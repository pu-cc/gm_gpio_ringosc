==> flow/design.v <==
`timescale 1ns / 1ps
module i2c_ctrl (
    input  wire        clk,
    input  wire        i2c_strobe,
    input  wire        arst_n,
    input  wire        i2c_enable,
    input  wire  [6:0] i2c_addr,
    input  wire        reg_rdwr,
    input  wire  [7:0] reg_addr,
    input  wire  [4:0] reg_len,
    input  wire  [7:0] reg_wrdata,
    output wire  [7:0] reg_rddata,
    output reg         reg_done,
    output reg         i2c_rd_done,
    output reg         i2c_ack,
    output wire        scl_oe,
    output reg         scl_do,
    input  wire        scl_di,
    output wire        sda_oe,
    output reg         sda_do,
    input  wire        sda_di
);
    localparam
        S_IDLE = 4'b0000,
        S_STRT = 4'b0001,
        S_HOLD = 4'b0010,
        S_DAT1 = 4'b0100,
        S_DAT2 = 4'b0101,
        S_DAT3 = 4'b0110,
        S_DAT4 = 4'b0111,
        S_ACK1 = 4'b1000,
        S_ACK2 = 4'b1001,
        S_ACK3 = 4'b1010,
        S_ACK4 = 4'b1011,
        S_STOP = 4'b0011;
    reg [3:0] next_state, state = 0;
    reg [3:0] bit_cnt;
    reg [4:0] byte_cnt;
    reg  [7:0] id;
    reg [15:0] addr;
    reg  [7:0] data;
    reg rdwr;
    assign scl_oe = 1'b1;
    assign sda_oe = ((rdwr && byte_cnt >= 1) && (state[2] == 1'b1)) || (!rdwr && (state[3] == 1'b1)) ? 1'b0 : 1'b1;
    reg [23:0] tx_data;
    reg  [7:0] rx_data;
    assign reg_rddata = rx_data;
    always @(posedge clk or negedge arst_n) begin
        if (arst_n == 1'b0) begin
            state <= S_IDLE;
            reg_done <= 1'b0;
            bit_cnt <= 4'd0;
            byte_cnt <= 3'd0;
            scl_do = 1'b1;
            sda_do = 1'b1;
            i2c_ack <= 1'b0;
            i2c_rd_done <= 0;
        end
        else if (i2c_strobe) begin
            case (state)
                S_IDLE: begin
                    scl_do = 1'b1;
                    sda_do = 1'b1;
                    reg_done <= 1'b0;
                    if (i2c_enable) begin
                        byte_cnt <= '0;
                        state <= S_STRT;
                        i2c_ack <= 1'b0;
                        rdwr <= reg_rdwr;
                    end
                end
                S_STRT: begin
                    tx_data <= {i2c_addr, reg_rdwr, reg_addr, reg_wrdata};
                    scl_do <= 1'b1;
                    sda_do <= 1'b0;
                    state <= S_HOLD;
                end
                S_HOLD: begin
                    scl_do <= 1'b0;
                    sda_do <= 1'b0;
                    bit_cnt <= '0;
                    state <= S_DAT1;
                end
                S_DAT1: begin
                    i2c_rd_done <= 0;
                    scl_do <= 1'b0;
                    sda_do <= tx_data[23];
                    if (rdwr && byte_cnt >= 1)
                        rx_data <= {rx_data[6:0], sda_di};
                    else
                        tx_data <= {tx_data[22:0], tx_data[23]};
                    state <= S_DAT2;
                end
                S_DAT2: begin
                    scl_do <= 1'b1;
                    state <= S_DAT3;
                end
                S_DAT3: begin
                    state <= S_DAT4;
                end
                S_DAT4: begin
                    scl_do <= 1'b0;
                    if (bit_cnt < 7) begin
                        bit_cnt <= bit_cnt + 1'b1;
                        state <= S_DAT1;
                    end
                    else begin
                        byte_cnt <= byte_cnt + 1'b1;
                        state <= S_ACK1;
                        if (rdwr) begin
                            sda_do <= (byte_cnt == reg_len-1);  
                        end
                    end
                end
                S_ACK1: begin
                    scl_do <= 1'b0;
                    state <= S_ACK2;
                end
                S_ACK2: begin
                    scl_do <= 1'b1;
                    state <= S_ACK3;
                end
                S_ACK3: begin
                    i2c_ack <= sda_di;
                    state <= S_ACK4;
                end
                S_ACK4: begin
                    scl_do <= 1'b0;
                    if (rdwr && (byte_cnt > 1))
                        i2c_rd_done <= 1'b1;
                    if (byte_cnt < (reg_len)) begin
                        bit_cnt <= '0;
                        state <= S_DAT1;
                    end
                    else begin
                        state <= S_STOP;
                    end
                end
                S_STOP: begin
                    i2c_rd_done <= 0;
                    scl_do <= 1'b1;
                    reg_done <= 1'b1;
                    state <= S_IDLE;
                end
            endcase
        end
   end
endmodule
# == Tool chain data of i2c_ctrl ==
# What the tools print for i2c_ctrl, step after step.
# Line numbers count from 1 in the design file above.
# A cell with - has no value.
# design
top,i2c_ctrl
clock_port,clk
cell_library,sky130hd
pvt_corner,tt_025C_1v80

# == Word level ==
# Source: Yosys, flattened and elaborated, memories not mapped. Widths are those after wreduce. Registers that Yosys merges into a memory's read port (data or address) are not register bits. Print and check cells do not count. Equal cells are merged and count once.
# classes
n_addsub,3
eq_ne,19
n_mux,22
reduce_logical,31
cmp,4
# ops
op,count
4-bit parallel mux with 12-bit select,1
24-bit parallel mux with 2-bit select,1
5-bit by 32-bit equality test with 1-bit output,1
4-bit AND reduction,6
24-bit 2-to-1 mux,1
4-bit by 3-bit equality test with 1-bit output with constant B,4
4-bit equality test with constant B,4
4-bit 2-to-1 mux,4
2-bit != test with constant B,7
12-bit nonzero test,1
2-bit nonzero test,6
4-bit parallel mux with 3-bit select,1
5-bit OR reduction,2
5-bit parallel mux with 2-bit select,1
5-bit 2-to-1 mux,2
3-bit AND reduction,3
4-bit by 2-bit equality test with 1-bit output with constant B,2
1-bit parallel mux with 2-bit select,4
5-bit by 1-bit subtractor with 6-bit output with constant B,1
5-bit by 1-bit adder with 5-bit output with constant B,1
5-bit by 1-bit >= comparator with 1-bit output with constant B,1
5-bit by 1-bit > comparator with 1-bit output with constant B,1
5-bit < comparator,1
1-bit 2-to-1 mux,5
1-bit logical AND,4
2-bit AND reduction,2
2-bit OR reduction,2
4-bit by 1-bit adder with 4-bit output with constant B,1
# Other operator kinds: 9; their cells: 9.
# bits
ff_bits,51

# == Longest topological paths ==
# Longest topological path by Yosys (ltp), each cell counted once; first at word level (registers and memories cut), then after technology mapping (sequential cells cut; the memories' decode and read muxes count).
# logic_depth
depth_word,5
ABC_AREA,0
depth_mapped,7

# == Mapped cells and area ==
# Yosys stat after the flow's synthesis: flattened, memories mapped to cells. It holds for the ABC_AREA given above (unset counts as 0); a run with the other value may have another netlist.
# types
type,count,area_total_um2
sky130_fd_sc_hd__edfxtp_1,33,990.95
sky130_fd_sc_hd__dfrtp_1,16,400.384
sky130_fd_sc_hd__mux2_2,24,270.259
sky130_fd_sc_hd__ha_1,9,112.608
sky130_fd_sc_hd__a21oi_1,18,90.086
sky130_fd_sc_hd__nand2_1,16,60.058
sky130_fd_sc_hd__o21ai_0,12,60.058
sky130_fd_sc_hd__dfstp_2,2,52.55
sky130_fd_sc_hd__inv_1,12,45.043
sky130_fd_sc_hd__nor2_1,12,45.043
sky130_fd_sc_hd__a21o_1,5,37.536
sky130_fd_sc_hd__nand3_1,7,35.034
sky130_fd_sc_hd__xnor2_1,4,35.034
sky130_fd_sc_hd__a31oi_1,5,31.28
sky130_fd_sc_hd__nand2b_1,5,31.28
sky130_fd_sc_hd__nor2b_1,5,31.28
sky130_fd_sc_hd__buf_2,6,30.029
sky130_fd_sc_hd__mux2i_1,3,30.029
# Not listed: further types 36, cells in them 48.
# mapped
cells,242
sequential_area_mm2,0.0014439
ff_cells,51
yosys_area_mm2,0.0027664

# == Worst setup path after synthesis ==
# Path of least setup slack by OpenSTA after synthesis, without wires, with an ideal clock, recovery checks aside; 20% of the period is set as input and as output delay. Where synthesis merged equal registers, the netlist keeps one of their names.
# synth_path
kind,input to register
start,input i2c_strobe
end,register tx_data[0]
period_ps,4830
setup_slack_ps,666
path_delay_ps,3199
in_delay_ps,966
setup_time_ps,466
arrival_ps,3699
stages,3
path_buffers,1
period_less_setup_slack_ps,4164
# "path_delay_ps" is the arrival time less input delay plus setup time.
# "stages" counts driving pins, that of a launching flip-flop among them; a cell with two outputs on the path counts twice.
# "period_less_setup_slack_ps" is the clock period less the worst setup slack; recovery checks do not enter. This is arithmetic on one report: input and output delays are still those of the set period (20% each).
# The rows between start and end are the longest chain of elaborated cells between them; the timing report does not say that the signal goes this way. Where chains are equally long, one stands for them.
# Each line given opens the expression or statement behind the cell; cells for indexed reads and writes are added by Yosys, which also makes memories of some case tables.
# synth_between
cell_sequence,sky130_fd_sc_hd__clkbuf_1 > sky130_fd_sc_hd__nand2_1 > sky130_fd_sc_hd__nor4_1
elab_chain_cells,1
# synth_lines
item,line_no,text
from (decl),4,"input  wire        i2c_strobe,"
4-bit AND reduction,-,
to (assign),73,"tx_data <= {i2c_addr, reg_rdwr, reg_addr, reg_wrdata};"
to (assign),91,"tx_data <= {tx_data[22:0], tx_data[23]};"
to (decl),45,reg [23:0] tx_data;

# == Timing after layout ==
# From the final timing report of record 1: the path of least setup slack in the routed layout; clock arrival at registers is part of the times.
# The path's times are printed in steps of 10 ps; the period is the one set.
# layout_path
kind,register to output
start,register byte_cnt[2]
end,output sda_oe
output_delay_ps,1420
stages,7
path_buffers,2
period_ps,7080
arrival_ps,2560
setup_slack_ps,3100
# The rows between start and end are the longest chain of elaborated cells between them; the timing report does not say that the signal goes this way. Where chains are equally long, one stands for them.
# A register here has more assigning lines than the two given.
# layout_between
cell_sequence,sky130_fd_sc_hd__dfrtp_1 > sky130_fd_sc_hd__clkbuf_1 > sky130_fd_sc_hd__or3_1 > sky130_fd_sc_hd__o41ai_2 > sky130_fd_sc_hd__inv_1 > sky130_fd_sc_hd__a21oi_1 > sky130_fd_sc_hd__clkdlybuf4s50_1
elab_chain_cells,5
# layout_lines
item,line_no,text
from (decl),38,reg [4:0] byte_cnt;
from (assign),53,byte_cnt <= 3'd0;
from (assign),108,byte_cnt <= byte_cnt + 1'b1;
5-bit by 1-bit >= comparator with 1-bit output,44,assign sda_oe = ((rdwr && byte_cnt >= 1) && (state[2] == 1'b1)) || (!rdwr && (state[3] == 1'b1)) ? 1'b0 : 1'b1 ...
1-bit logical AND (2 in a row),44,
1-bit logical OR,44,
1-bit 2-to-1 mux,44,
to (decl),19,"output wire        sda_oe,"

# Below are 2 stored runs of the flow (Yosys, OpenROAD; platform sky130hd) on i2c_ctrl, each with its settings and what was measured, unordered. Constraints: input delay and output delay 20% of the set period each, output load 0.01 pF.
# "clock_period_reached_ps" = clock period - worst setup slack. The figure is calculated, with input and output delays left at 20% of the set period.
# "timing.worst_path_ps" means the part of the period allowed to the worst setup path (the constraints hold back 20% at inputs and 20% at outputs) less its slack; where the path has registers, the arrival times of their clocks count too.
# "fin_power_mw" is the tool's figure for a default switching activity; nothing was simulated.
# "timing.worst_path_ps" is given in steps of 10 ps.
# Among the settings, n/a means not set for that run.
run,period_ns,CORE_UTILIZATION,SETUP_SLACK_MARGIN,PLACE_DENSITY_LB_ADDON,TNS_END_PERCENT,GPL_TIMING_DRIVEN,CTS_CLUSTER_SIZE,CTS_CLUSTER_DIAMETER,CAP_MARGIN,CORE_MARGIN,SLEW_MARGIN,final_setup_ws_ps,fin_hold_ws_ps,die_area_mm2,ys_area_mm2,clock_period_reached_ps,fin_power_mw,timing.worst_path_ps,critical_path_kind,final_cell_area_mm2,finish.utilization_pct,timing.setup.tns_ps
record 1,7.08,25,0.24,0.17,90,0,56,99,30,2,20,3102,454,0.0119235,0.0027664,3978,0.9307,2560,register to output,0.0035734,33.0,0
record 2,4.82,40,n/a,n/a,n/a,n/a,n/a,n/a,20,2,20,1430,456,0.0075969,0.0027664,3390,1.319,2430,register to output,0.003402,50.4,0
