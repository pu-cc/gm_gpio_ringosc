==> flow/design.v <==
`timescale 1ns/1ps
module uart_tx #(
    parameter CLK_RATE   = 10000000,
    parameter BAUD_RATE  = 115200,
    parameter WORD_LEN   = 8,    
    parameter WORD_COUNT = 1,
    parameter PARITY     = "L",  
    parameter STOP       = 1     
)(
    input clk_i,
    input rst_i,
    input tx_start_i,
    input [(WORD_COUNT*WORD_LEN)-1:0] tx_data_i,
    output reg tx_done_o,
    output reg tx_busy_o,
    output reg tx_o
);
    localparam CLKDIV = CLK_RATE/BAUD_RATE;
    localparam S_IDLE   = 3'b000;
    localparam S_START  = 3'b001;
    localparam S_DATA   = 3'b010;
    localparam S_PARITY = 3'b011;
    localparam S_STOP   = 3'b100;
    reg [$clog2(CLKDIV)-1:0] div_counter_r;
    reg [2:0] tx_state_r;
    reg [WORD_LEN-1:0] tx_data_r;
    reg [3:0] tx_data_idx_r;
    reg tx_stop_r;
    reg [7:0] tx_word_count_r = 0;
    always @(posedge clk_i)
    begin
        if (rst_i) begin
            div_counter_r <= 0;
        end
        else if (div_counter_r < CLKDIV) begin
            div_counter_r <= div_counter_r + 1'b1;
        end
        else begin
            div_counter_r <= 0;
        end
    end
    always @(posedge clk_i)
    begin
        if (rst_i) begin
            tx_state_r <= S_IDLE;
            tx_data_idx_r <= 4'b0;
            tx_busy_o <= 0;
            tx_done_o <= 0;
            tx_word_count_r <= 0;
        end
        else begin
            case (tx_state_r)
                S_IDLE: begin
                    tx_o <= 1'b1;  
                    tx_done_o <= 1'b0;
                    tx_busy_o <= 1'b0;
                    tx_data_r <= {(WORD_LEN-1){1'b0}};
                    tx_data_idx_r <= 4'b0;
                    tx_stop_r <= 1'b0;
                    if (tx_start_i)
                        tx_word_count_r <= WORD_COUNT;
                    if (tx_word_count_r > 0) begin
                        tx_data_r <= tx_data_i >> WORD_LEN*(tx_word_count_r-1);
                        tx_state_r <= S_START;
                        tx_busy_o <= 1'b1;
                    end
                end
                S_START: begin
                    if (div_counter_r == 0) begin
                        tx_o <= 1'b0;  
                        tx_state_r <= S_DATA;
                    end
                end
                S_DATA: begin
                    if (div_counter_r == 0) begin
                        if (tx_data_idx_r < WORD_LEN-1) begin
                            tx_data_idx_r <= tx_data_idx_r + 1'b1;
                        end
                        else begin
                            tx_state_r <= (PARITY == "L") ? S_STOP : S_PARITY;
                        end
                        tx_o <= tx_data_r[tx_data_idx_r];
                    end
                end
                S_PARITY: begin
                    if (div_counter_r == 0) begin
                        tx_o <= (PARITY == "M") ? ^tx_data_r : ~^tx_data_r;
                        tx_state_r <= S_STOP;
                    end
                end
                S_STOP: begin
                    if (div_counter_r == 0) begin
                        tx_done_o <= 1'b1;
                        tx_stop_r <= 1'b1;
                        tx_o <= 1'b1;
                        tx_word_count_r <= tx_word_count_r - 1'b1;
                        tx_state_r <= ((STOP-1 - tx_stop_r) == 0) ? S_IDLE : S_STOP;
                    end
                end
                default:
                    tx_state_r <= S_IDLE;
            endcase
        end
    end
endmodule
---- Reports on uart_tx ----
Tool output for the design above, in the order of the flow.
Lines are those of the file above, counted from 1.
Cell names lack the library's common part.
Not given: -
set-up
  top module .............................. uart_tx
  clock input ............................. clk_i
  library ................................. sky130hd
  corner .................................. tt_025C_1v80

---- Elaborated design ----
Yosys after proc, flatten, opt, wreduce and memory -nomap, before mapping. Memory bits, and registers merged into a memory's read port (data or address), are not among the register bits. Print and check cells are not counted.
cells by class
  add/sub/neg operators ................... 5
  magnitude comparators ................... 3
  equality and inequality tests ........... 12
  shift operators ......................... 2
  mux-type cells .......................... 21
  bitwise logic cells ..................... 2
  reductions and logical operators ........ 15
operators by type and width
  kind                                          count
  zero test 32 bit                              1
  >> shifter 8 x 32 -> 8 bit                    1
  2-to-1 mux 3 bit                              7
  inequality test 2 bit with constant B         8
  case mux 8 bit (select 2 bit)                 1
  2-to-1 mux 8 bit                              2
  case mux 3 bit (select 5 bit)                 1
  AND reduction 6 bit                           2
  AND reduction 3 bit                           3
  subtractor 8 x 1 -> 9 bit with constant B     1
  subtractor 8 x 1 -> 8 bit with constant B     1
  > comparator 8 x 1 -> 1 bit with constant B   1
  variable part select 8 x 4 -> 1 bit           1
  XNOR reduction 8 bit                          1
  case mux 4 bit (select 2 bit)                 1
  2-to-1 mux 4 bit                              2
  adder 7 x 1 -> 7 bit with constant B          1
  < comparator 7 bit with constant B            1
  zero test 7 bit                               1
  equality test 3 x 2 -> 1 bit with constant B  2
  nonzero test 5 bit                            1
  case mux 1 bit (select 5 bit)                 1
  2-to-1 mux 1 bit                              5
  AND reduction 2 bit                           2
  nonzero test 2 bit                            2
  adder 4 x 1 -> 4 bit with constant B          1
  < comparator 4 x 3 -> 1 bit with constant B   1
  equality test 3 x 1 -> 1 bit with constant B  1
Not listed: further kinds 6, cells in them 7.
bit counts
  register bits after elaboration ......... 34
  input bits .............................. 11
  output and inout port bits .............. 3
  cells after elaboration ................. 69

---- Longest topological paths ----
Depth = most cells in a row (Yosys ltp): at word level without a register or memory, in the mapped netlist without a sequential cell, where the memories' decode and read muxes count.
depth
  depth in word-level cells ............... 5
  ABC_AREA ................................ 0
  gate-level depth with buffers ........... 7
  mapped depth without buffers ............ 6

---- Netlist ----
The flow's flattened synthesis, as Yosys stat reports it; memories are mapped. The netlist is that of the ABC_AREA named above (0 if unset); the other value can give another one.
cells by type
  type      count  area in all (µm²)
  dfxtp_1   25     500.48
  edfxtp_1  10     300.288
  nor2_1    25     93.84
  a21oi_1   13     65.062
  a21o_1    7      52.55
  ha_1      4      50.048
  mux4_2    2      45.043
  nand2_1   12     45.043
  nand2b_1  7      43.792
  mux2i_1   4      40.038
  nand3_1   7      35.034
  o21ai_0   7      35.034
  xnor2_1   4      35.034
  nor4b_4   1      23.773
  clkbuf_1  6      22.522
  and3_1    3      18.768
  inv_1     5      18.768
  nor2b_1   3      18.768
Other cell types: 31; their cells: 39.
synthesis totals
  cells in the netlist .................... 184
  mapped area ............................. 1747.9 µm²
  flip-flop cells ......................... 35
  buffer cells ............................ 8

---- Path before layout ----
OpenSTA on the mapped netlist: ideal clock, no wires. The path of least setup slack (recovery checks aside). Input and output delay are each 20% of the period. Register names are those of the netlist, which keeps one name where synthesis merged equal registers.
timing path post-synthesis
  path type ............................... register to register
  from .................................... reg tx_word_count_r[0]
  to ...................................... reg tx_data_r[1]
  clock period ............................ 4.58 ns
  setup time .............................. 0.132 ns
  time at the first pin ................... 0.000 ns
  arrival ................................. 1.915 ns
  required time ........................... 4.448 ns
  setup slack ............................. 2.532 ns
  delay of the path ....................... 2.047 ns
  stages .................................. 7
  buffers on the path ..................... 0
  synthesis period reached ................ 2.048 ns
"delay of the path" is the arrival time less input delay plus setup time.
"stages" counts driving pins, that of a launching flip-flop among them; a cell with two outputs on the path counts twice.
"synthesis period reached" = period - worst setup slack (recovery checks aside). The figure is calculated, with input and output delays left at 20% of the set period.
Between the ends stands the longest chain of elaborated cells between them, by number of cells; it is not shown to be the way that was timed. Of several equally long chains one is given.
A line is the first line of the expression or statement that the cell stems from. Yosys adds cells for indexed reads and writes and turns some case tables into memories.
At most two assigning lines are given for a register; there are more.
on the way, post-synthesis
  path through ............................ dfxtp_1 > inv_1 > ha_1 > or4b_2 > xnor2_1 > o31a_2 > and3b_1
  cells in the longest elaborated chain ... 2
  elaborated cells between the ends (all ways) .. 3
RTL lines, path post-synthesis
  item                        line  text
  from (decl)                 29    reg [7:0] tx_word_count_r = 0;
  from (assign)               49    tx_word_count_r <= 0;
  from (assign)               96    tx_word_count_r <= tx_word_count_r - 1'b1;
  subtractor 8 x 1 -> 9 bit   63    tx_data_r <= tx_data_i >> WORD_LEN*(tx_word_count_r-1);
  >> shifter 8 x 32 -> 8 bit  63
  to (assign)                 57    tx_data_r <= {(WORD_LEN-1){1'b0}};
  to (assign)                 63
  to (decl)                   26    reg [WORD_LEN-1:0] tx_data_r;

---- Timing after layout ----
Path of least setup slack in the final report of job 1 (OpenROAD, finished layout, wires in). Where an end is a register, its clock arrival counts in the times.
timing path after layout
  path type ............................... register to register
  from .................................... reg tx_word_count_r[0]
  to ...................................... reg tx_data_r[1]
  clock period ............................ 2.15 ns
  setup time .............................. 0.13 ns
  time at the first pin ................... 0.28 ns
  arrival ................................. 2.09 ns
  required time ........................... 2.30 ns
  setup slack ............................. 0.21 ns
  stages .................................. 5
  buffers on the path ..................... 0
Between the ends stands the longest chain of elaborated cells between them, by number of cells; it is not shown to be the way that was timed. Of several equally long chains one is given.
At most two assigning lines are given for a register; there are more.
on the way, after layout
  path through ............................ dfxtp_4 > or4_4 > or4b_4 > o31a_4 > and3b_1
  cells in the longest elaborated chain ... 2
  elaborated cells between the ends (all ways) .. 3
RTL lines, path after layout
  item                        line  text
  from (decl)                 29    reg [7:0] tx_word_count_r = 0;
  from (assign)               49    tx_word_count_r <= 0;
  from (assign)               96    tx_word_count_r <= tx_word_count_r - 1'b1;
  subtractor 8 x 1 -> 9 bit   63    tx_data_r <= tx_data_i >> WORD_LEN*(tx_word_count_r-1);
  >> shifter 8 x 32 -> 8 bit  63
  to (assign)                 57    tx_data_r <= {(WORD_LEN-1){1'b0}};
  to (assign)                 63
  to (decl)                   26    reg [WORD_LEN-1:0] tx_data_r;

## Implementation results

Measured results for uart_tx: 2 stored runs of the Yosys and OpenROAD flow on sky130hd. The settings differ; the order carries no meaning. The constraints put input and output delay at 20% of the set period each and load the outputs with 0.01 pF.
"reached clock period" is the run's clock period less its worst setup slack. It is reckoned from that one timing run; input and output delays stay at 20% of the period that was set.
"allowed time less slack (worst setup path)" = time allowed to the worst setup path (clock period - input delay - output delay, where it has them) - its slack; a late launch clock adds to it, a late capture clock takes from it.
By "overall power" is meant OpenSTA's value without simulated activity: inputs other than the clock are taken to toggle once in ten clock periods, and the tool carries that through the logic.

---- job 1 ----
settings
  period_ns = 2.15
  CORE_UTILIZATION = 16
  SETUP_SLACK_MARGIN = 0.17
  PLACE_DENSITY = 0.38
  CORE_ASPECT_RATIO = 0.52
  ABC_AREA = 0
  GPL_ROUTABILITY_DRIVEN = 1
  CTS_CLUSTER_DIAMETER = 300
  MIN_ROUTING_LAYER = met1
  MAX_ROUTING_LAYER = met5
  CAP_MARGIN = 20
  CORE_MARGIN = 2
  SLEW_MARGIN = 20
results
  reached clock period .................... 1.935 ns
  post-route worst hold slack ............. 0.455 ns
  area of the synthesized netlist ......... 1747.9 µm²
  total negative slack .................... 0.000 ns
  area of the standard cells in the finished layout .. 2287.2 µm²
  utilization after routing ............... 21.6%
  overall power ........................... 1655 µW
  allowed time less slack (worst setup path) .. 1.94 ns
  class of the worst setup path ........... register to register
  die area ................................ 11821.8 µm²
  setup slack of the worst path ........... 0.215 ns

---- job 2 ----
settings
  period_ns = 2.44
  CORE_UTILIZATION = 65
  SETUP_SLACK_MARGIN = -0.07
  PLACE_DENSITY_LB_ADDON = 0.28
  CORE_MARGIN = 2
  CELL_PAD_IN_SITES_GLOBAL_PLACEMENT = 2
  CELL_PAD_IN_SITES_DETAIL_PLACEMENT = 1
  ABC_AREA = 0
  SLEW_MARGIN = 5
  MIN_ROUTING_LAYER = met2
  CAP_MARGIN = 20
results
  not finished: placement ended with error FLW-0024
