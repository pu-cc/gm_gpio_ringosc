==> flow/design.v <==
`timescale 1ns / 1ps
module bmp280 #(
    parameter [2:0] osrs_p = 3'b000,  
    parameter [2:0] osrs_t = 3'b010,  
    parameter [1:0] mode = 2'b11  
)(
    input         clk,
    input         rstn,
    input         start,
    output reg    data_valid,
    output [19:0] temperature,
    output [19:0] pressure,
    input            i2c_strobe,
    output reg       i2c_enable,   
    output reg [7:0] i2c_reg_addr,
    output reg [4:0] i2c_reg_len,
    input      [7:0] i2c_reg_rddata,
    output reg [7:0] i2c_reg_wrdata,
    output reg       i2c_reg_rdwr,  
    input            i2c_done,
    input            i2c_rd_done,
    input            i2c_ack
);
    localparam S_RESET           = 0;
    localparam S_INIT            = 1;
    localparam S_IDLE            = 2;
    localparam S_WRITE_CALIB_PTR = 3;  
    localparam S_READ_CALIB      = 4;
    localparam S_READ_CALIB_WAIT = 5;
    localparam S_WRITE_TEMP_PTR  = 6;
    localparam S_READ_TEMP       = 7;
    localparam S_READ_TEMP_WAIT  = 8;
    localparam S_DONE            = 9;
    reg [3:0] state = '0;
    reg [23:0] temp, press;
    reg [(26*8)-1:0] calib;
    assign temperature = temp[23:4];
    assign pressure = press[23:4];
    reg [23:0] test;
    always @(posedge clk or negedge rstn) begin
        if (!rstn) begin
            state          <= S_RESET;
            i2c_enable     <= 1'b0;
            data_valid     <= 1'b0;
            temp           <= 24'h0;
            press          <= 24'h0;
            i2c_reg_addr   <= 8'h00;
            i2c_reg_rdwr   <= 1'b0;
            i2c_reg_wrdata <= '0;
            i2c_reg_len    <= '0;
        end
        else if (i2c_strobe) begin
            case (state)
                S_RESET: begin
                    data_valid     <= 1'b0;
                    i2c_reg_rdwr   <= 1'b0;
                    i2c_reg_addr   <= 8'hF3;  
                    i2c_reg_wrdata <= 8'hB6;  
                    i2c_enable     <= 1'b1;
                    i2c_reg_len    <= 3;
                    state          <= S_INIT;
                end
                S_INIT: begin
                    data_valid <= 1'b0;
                    if (i2c_done) begin
                        i2c_reg_rdwr   <= 1'b0;
                        i2c_reg_addr   <= 8'hF4;  
                        i2c_reg_wrdata <= {osrs_t[2:0], osrs_p[2:0], mode[1:0]};
                        i2c_enable     <= 1'b1;
                        i2c_reg_len    <= 3;
                        state          <= S_WRITE_CALIB_PTR;
                    end
                end
                S_IDLE: begin
                    data_valid <= 1'b0;
                    i2c_enable <= 1'b0;
                    if (start) begin
                        state  <= S_WRITE_TEMP_PTR;
                    end
                end
                S_WRITE_CALIB_PTR: begin
                    data_valid <= 1'b0;
                    if (i2c_done) begin
                        i2c_reg_rdwr <= 1'b0;
                        i2c_reg_addr <= 8'h88;
                        i2c_enable   <= 1'b1;
                        i2c_reg_len  <= 2;
                        state        <= S_READ_CALIB;
                    end
                end
                S_READ_CALIB: begin
                    i2c_enable <= 1'b0;
                    if (i2c_done) begin
                        i2c_reg_rdwr <= 1'b1;
                        i2c_enable   <= 1'b1;
                        i2c_reg_len  <= 1+26;
                        state        <= S_READ_CALIB_WAIT;
                    end
                end
                S_READ_CALIB_WAIT: begin
                    i2c_enable <= 1'b0;
                    if (i2c_rd_done) begin
                        calib <= {calib[(25*8)-1:0], i2c_reg_rddata};
                    end
                    if (i2c_done) begin
                        state  <= S_DONE;
                    end
                end
                S_WRITE_TEMP_PTR: begin
                    data_valid <= 1'b0;
                    if (i2c_done || start) begin
                        i2c_reg_rdwr <= 1'b0;
                        i2c_reg_addr <= 8'hFA;
                        i2c_enable   <= 1'b1;
                        i2c_reg_len  <= 2;
                        state        <= S_READ_TEMP;
                    end
                end
                S_READ_TEMP: begin
                    i2c_enable <= 1'b0;
                    if (i2c_done) begin
                        i2c_reg_rdwr <= 1'b1;  
                        i2c_enable   <= 1'b1;
                        i2c_reg_len  <= 4;
                        state        <= S_READ_TEMP_WAIT;
                    end
                end
                S_READ_TEMP_WAIT: begin
                    i2c_enable <= 1'b0;
                    if (i2c_rd_done) begin
                        temp <= {temp[15:0], i2c_reg_rddata};
                    end
                    if (i2c_done) begin
                        state <= S_DONE;
                    end
                end
                S_DONE: begin
                    data_valid  <= 1'b1;
                    if (!start)
                        state <= S_IDLE;
                end
                default: state <= S_IDLE;
            endcase
        end
    end
endmodule
* Step by step through the tools: bmp280
The steps from the RTL of bmp280 to its reports follow in flow order.
Line numbers count from 1 in the design file above.
Operators: Yosys type, input widths -> output width; for muxes data width and select width s.
Library cell names are shortened.
A cell with -- has no value.
- Top module :: bmp280
- Clock input :: clk
- Library :: sky130hd
- Corner :: tt_025C_1v80

* Word-level counts
Source: Yosys, flattened and elaborated, memories not mapped. Widths are those after wreduce. Registers that Yosys merges into a memory's read port (data or address) are not register bits. Print and check cells do not count. Equal cells are merged and count once.
- Flip-flop bits (word level) :: 52
- Bits of input ports :: 15
- Equality and inequality tests :: 19
- Mux-type cells :: 29
- Reductions and logical operators :: 20
** Operators by type and width (count)
- $pmux 4 s9 :: 1
- $pmux 8 s4 :: 1
- $mux 8 :: 4
- $mux 4 :: 8
- $pmux 5 s6 :: 1
- $mux 5 :: 5
- $eq 4x3->1 const B :: 4
- $pmux 8 s2 :: 1
- $ne 2x2->1 const B :: 7
- $reduce_and 5->1 :: 2
- $reduce_and 9->1 :: 1
- $eq 4x2->1 const B :: 2
- $eq 4x4->1 const B :: 2
- $reduce_and 7->1 :: 1
- $reduce_bool 7->1 :: 1
- $ne 2x1->1 const B :: 3
- $reduce_or 2->1 :: 3
- $reduce_and 3->1 :: 2
- $reduce_bool 6->1 :: 1
- $reduce_or 5->1 :: 1
- $pmux 1 s5 :: 1
- $mux 1 :: 5
- $reduce_bool 2->1 :: 2
- $eq 4x1->1 const B :: 1
- $logic_not 4->1 :: 1
- $reduce_and 4->1 :: 1
- $reduce_bool 4->1 :: 1
- $pmux 1 s4 :: 1
Other operator kinds: 4; their cells: 4.

* Longest topological paths
Longest topological path by Yosys (ltp), each cell counted once; first at word level (registers and memories cut), then after technology mapping (sequential cells cut; the memories' decode and read muxes count).
- Word-level depth :: 4
- ABC_AREA :: 1
- Mapped depth :: 9

* Mapped cells and area
Source: synth_stat.txt of the flow (Yosys; design flattened, memories mapped). It holds for the ABC_AREA given above (unset counts as 0); a run with the other value may have another netlist.
The area totals of this step are shown rounded.
- Mapped cells :: 245
- Chip area (Yosys) :: 2455 µm²
- Sequential part of the area :: 1101 µm²
- Flip-flop cells :: 44
- Buffer cells :: 50
** Cells by type
- dfrtp_1 :: count 44, area in all 1.1E+03 µm²
- buf_4 :: count 48, area in all 360.346 µm²
- mux2_4 :: count 20, area in all 300.288 µm²
- nand2_1 :: count 52, area in all 195.187 µm²
- nand3_1 :: count 16, area in all 80.077 µm²
- inv_1 :: count 20, area in all 75.072 µm²
- mux2_2 :: count 4, area in all 45.043 µm²
- buf_12 :: count 2, area in all 40.038 µm²
- o21ai_0 :: count 7, area in all 35.034 µm²
- nand2_4 :: count 3, area in all 33.782 µm²
- nor2_1 :: count 9, area in all 33.782 µm²
- nor2_4 :: count 3, area in all 33.782 µm²
- nor2_2 :: count 4, area in all 25.024 µm²
- nor2_8 :: count 1, area in all 20.019 µm²
- a21oi_1 :: count 3, area in all 15.014 µm²
- nand3b_1 :: count 2, area in all 15.014 µm²
- nand3_2 :: count 1, area in all 10.01 µm²
- o21ai_2 :: count 1, area in all 8.758 µm²
Other cell types: 5; their cells: 5.

* Worst setup path after synthesis
Path of least setup slack by OpenSTA after synthesis, without wires, with an ideal clock, recovery checks aside; 20% of the period is set as input and as output delay. Where synthesis merged equal registers, the netlist keeps one of their names.
- Path kind :: register to register
- Start :: reg state[0]
- End :: reg temp[0]
- Period :: 2.18 ns
- Launch time at the first pin :: 0.000 ns
- Arrival time :: 1.328 ns
- Required time :: 2.055 ns
- Path slack :: 0.727 ns
- Path delay :: 1.453 ns
- Stages :: 6
- Buffers on the path :: 1
- Synthesis period reached :: 1.453 ns
"path delay" is the arrival time less input delay plus setup time.
"stages": output pins that drive a net of the path, with the launching flip-flop's if there is one; two outputs of one cell count as two.
"synthesis period reached" = period - worst setup slack (recovery checks aside). The figure is calculated, with input and output delays left at 20% of the set period.
Between the ends stands the longest chain of elaborated cells between them, by number of cells; it is not shown to be the way that was timed. Of several equally long chains one is given.
Each line given opens the expression or statement behind the cell; cells for indexed reads and writes are added by Yosys, which also makes memories of some case tables.
A register here has more assigning lines than the two given.
- Cell sequence :: dfrtp_1 -> nor2_2 -> nand2_4 -> nor2_8 -> buf_12 -> mux2_4
- Length of the longest elaborated chain :: 2
** RTL lines, path after synthesis
- from (decl) :: line 34 : reg [3:0] state = '0;
- from (assign) :: line 42 : state          <= S_RESET;
- from (assign) :: line 61 : state          <= S_INIT;
- $eq 4x4->1 :: line 53 : case (state)
- $reduce_and 3->1
- to (assign) :: line 45 : temp           <= 24'h0;
- to (assign) :: line 131 : temp <= {temp[15:0], i2c_reg_rddata};
- to (decl) :: line 35 : reg [23:0] temp, press;

* Path in the finished layout
Path of least setup slack in the final report of record 1 (OpenROAD, finished layout, wires in). Where an end is a register, its clock arrival counts in the times.
- Path kind :: register to register
- Start :: reg state[0]
- End :: reg temp[5]
- Period :: 1.82 ns
- Launch time at the first pin :: 0.29 ns
- Arrival time :: 1.69 ns
- Required time :: 2.00 ns
- Path slack :: 0.31 ns
- Stages :: 6
- Buffers on the path :: 1
Between the ends stands the longest chain of elaborated cells between them, by number of cells; it is not shown to be the way that was timed. Of several equally long chains one is given.
A register here has more assigning lines than the two given.
- Cell sequence :: dfrtp_2 -> nor2_4 -> nand2_4 -> nor2_8 -> clkbuf_16 -> mux2_4
- Length of the longest elaborated chain :: 2
** RTL lines, path after layout
- from (decl) :: line 34 : reg [3:0] state = '0;
- from (assign) :: line 42 : state          <= S_RESET;
- from (assign) :: line 61 : state          <= S_INIT;
- $eq 4x4->1 :: line 53 : case (state)
- $reduce_and 3->1
- to (assign) :: line 45 : temp           <= 24'h0;
- to (assign) :: line 131 : temp <= {temp[15:0], i2c_reg_rddata};
- to (decl) :: line 35 : reg [23:0] temp, press;

Hand-over note for bmp280

Stored flow runs of bmp280 (2 of them; Yosys, OpenROAD, sky130hd). They differ in their settings and are not a sequence. Constraints: input delay and output delay 20% of the set period each, output load 0.01 pF.
"period reached": clock period set for the run, less the worst setup slack. It is reckoned from that one timing run; input and output delays stay at 20% of the period that was set.
"critical path time" is the time allowed to the run's worst setup path (the clock period less input and output delay, where it has them) less its slack. Clock arrival times count: a late capture clock shortens it, a late launch clock lengthens it.
"power": no workload was simulated; the value follows from the tool's default switching activity.
The results are shown rounded.

** Record 1
- Settings :: period_ns=1.82; CORE_UTILIZATION=35; SETUP_SLACK_MARGIN=0.31; PLACE_DENSITY=0.65; CORE_MARGIN=2; ABC_AREA=1; GPL_TIMING_DRIVEN=0; CTS_CLUSTER_SIZE=97; CTS_CLUSTER_DIAMETER=390; CAP_MARGIN=40; MAX_ROUTING_LAYER=met4; SLEW_MARGIN=20
- Chip area after synthesis (Yosys) :: 2455 µm²
- Die size :: 7700 µm²
- Standard-cell area after layout :: 3557 µm²
- Final utilization :: 52.4 %
- Worst setup slack after layout :: 0.306 ns
- Total negative slack on setup checks :: 0.000 ns
- Power :: 4.758 mW
- Period reached :: 1.514 ns
- Critical path time :: 1.51 ns
- Critical path type :: register to register

** Record 2
- Settings :: period_ns=2.93; CORE_UTILIZATION=68; SETUP_SLACK_MARGIN=0.71; PLACE_DENSITY=0.89; ABC_AREA=1; GPL_ROUTABILITY_DRIVEN=1; CTS_CLUSTER_DIAMETER=139; SLEW_MARGIN=40; CAP_MARGIN=20; CORE_MARGIN=2
- Chip area after synthesis (Yosys) :: 2455 µm²
- Die size :: 4107 µm²
- Standard-cell area after layout :: 2835 µm²
- Final utilization :: 83.6 %
- Worst setup slack after layout :: 1.008 ns
- Total negative slack on setup checks :: 0.000 ns
- Power :: 2.664 mW
- Period reached :: 1.922 ns
- Critical path time :: 1.34 ns
- Critical path type :: input to register

End of note.
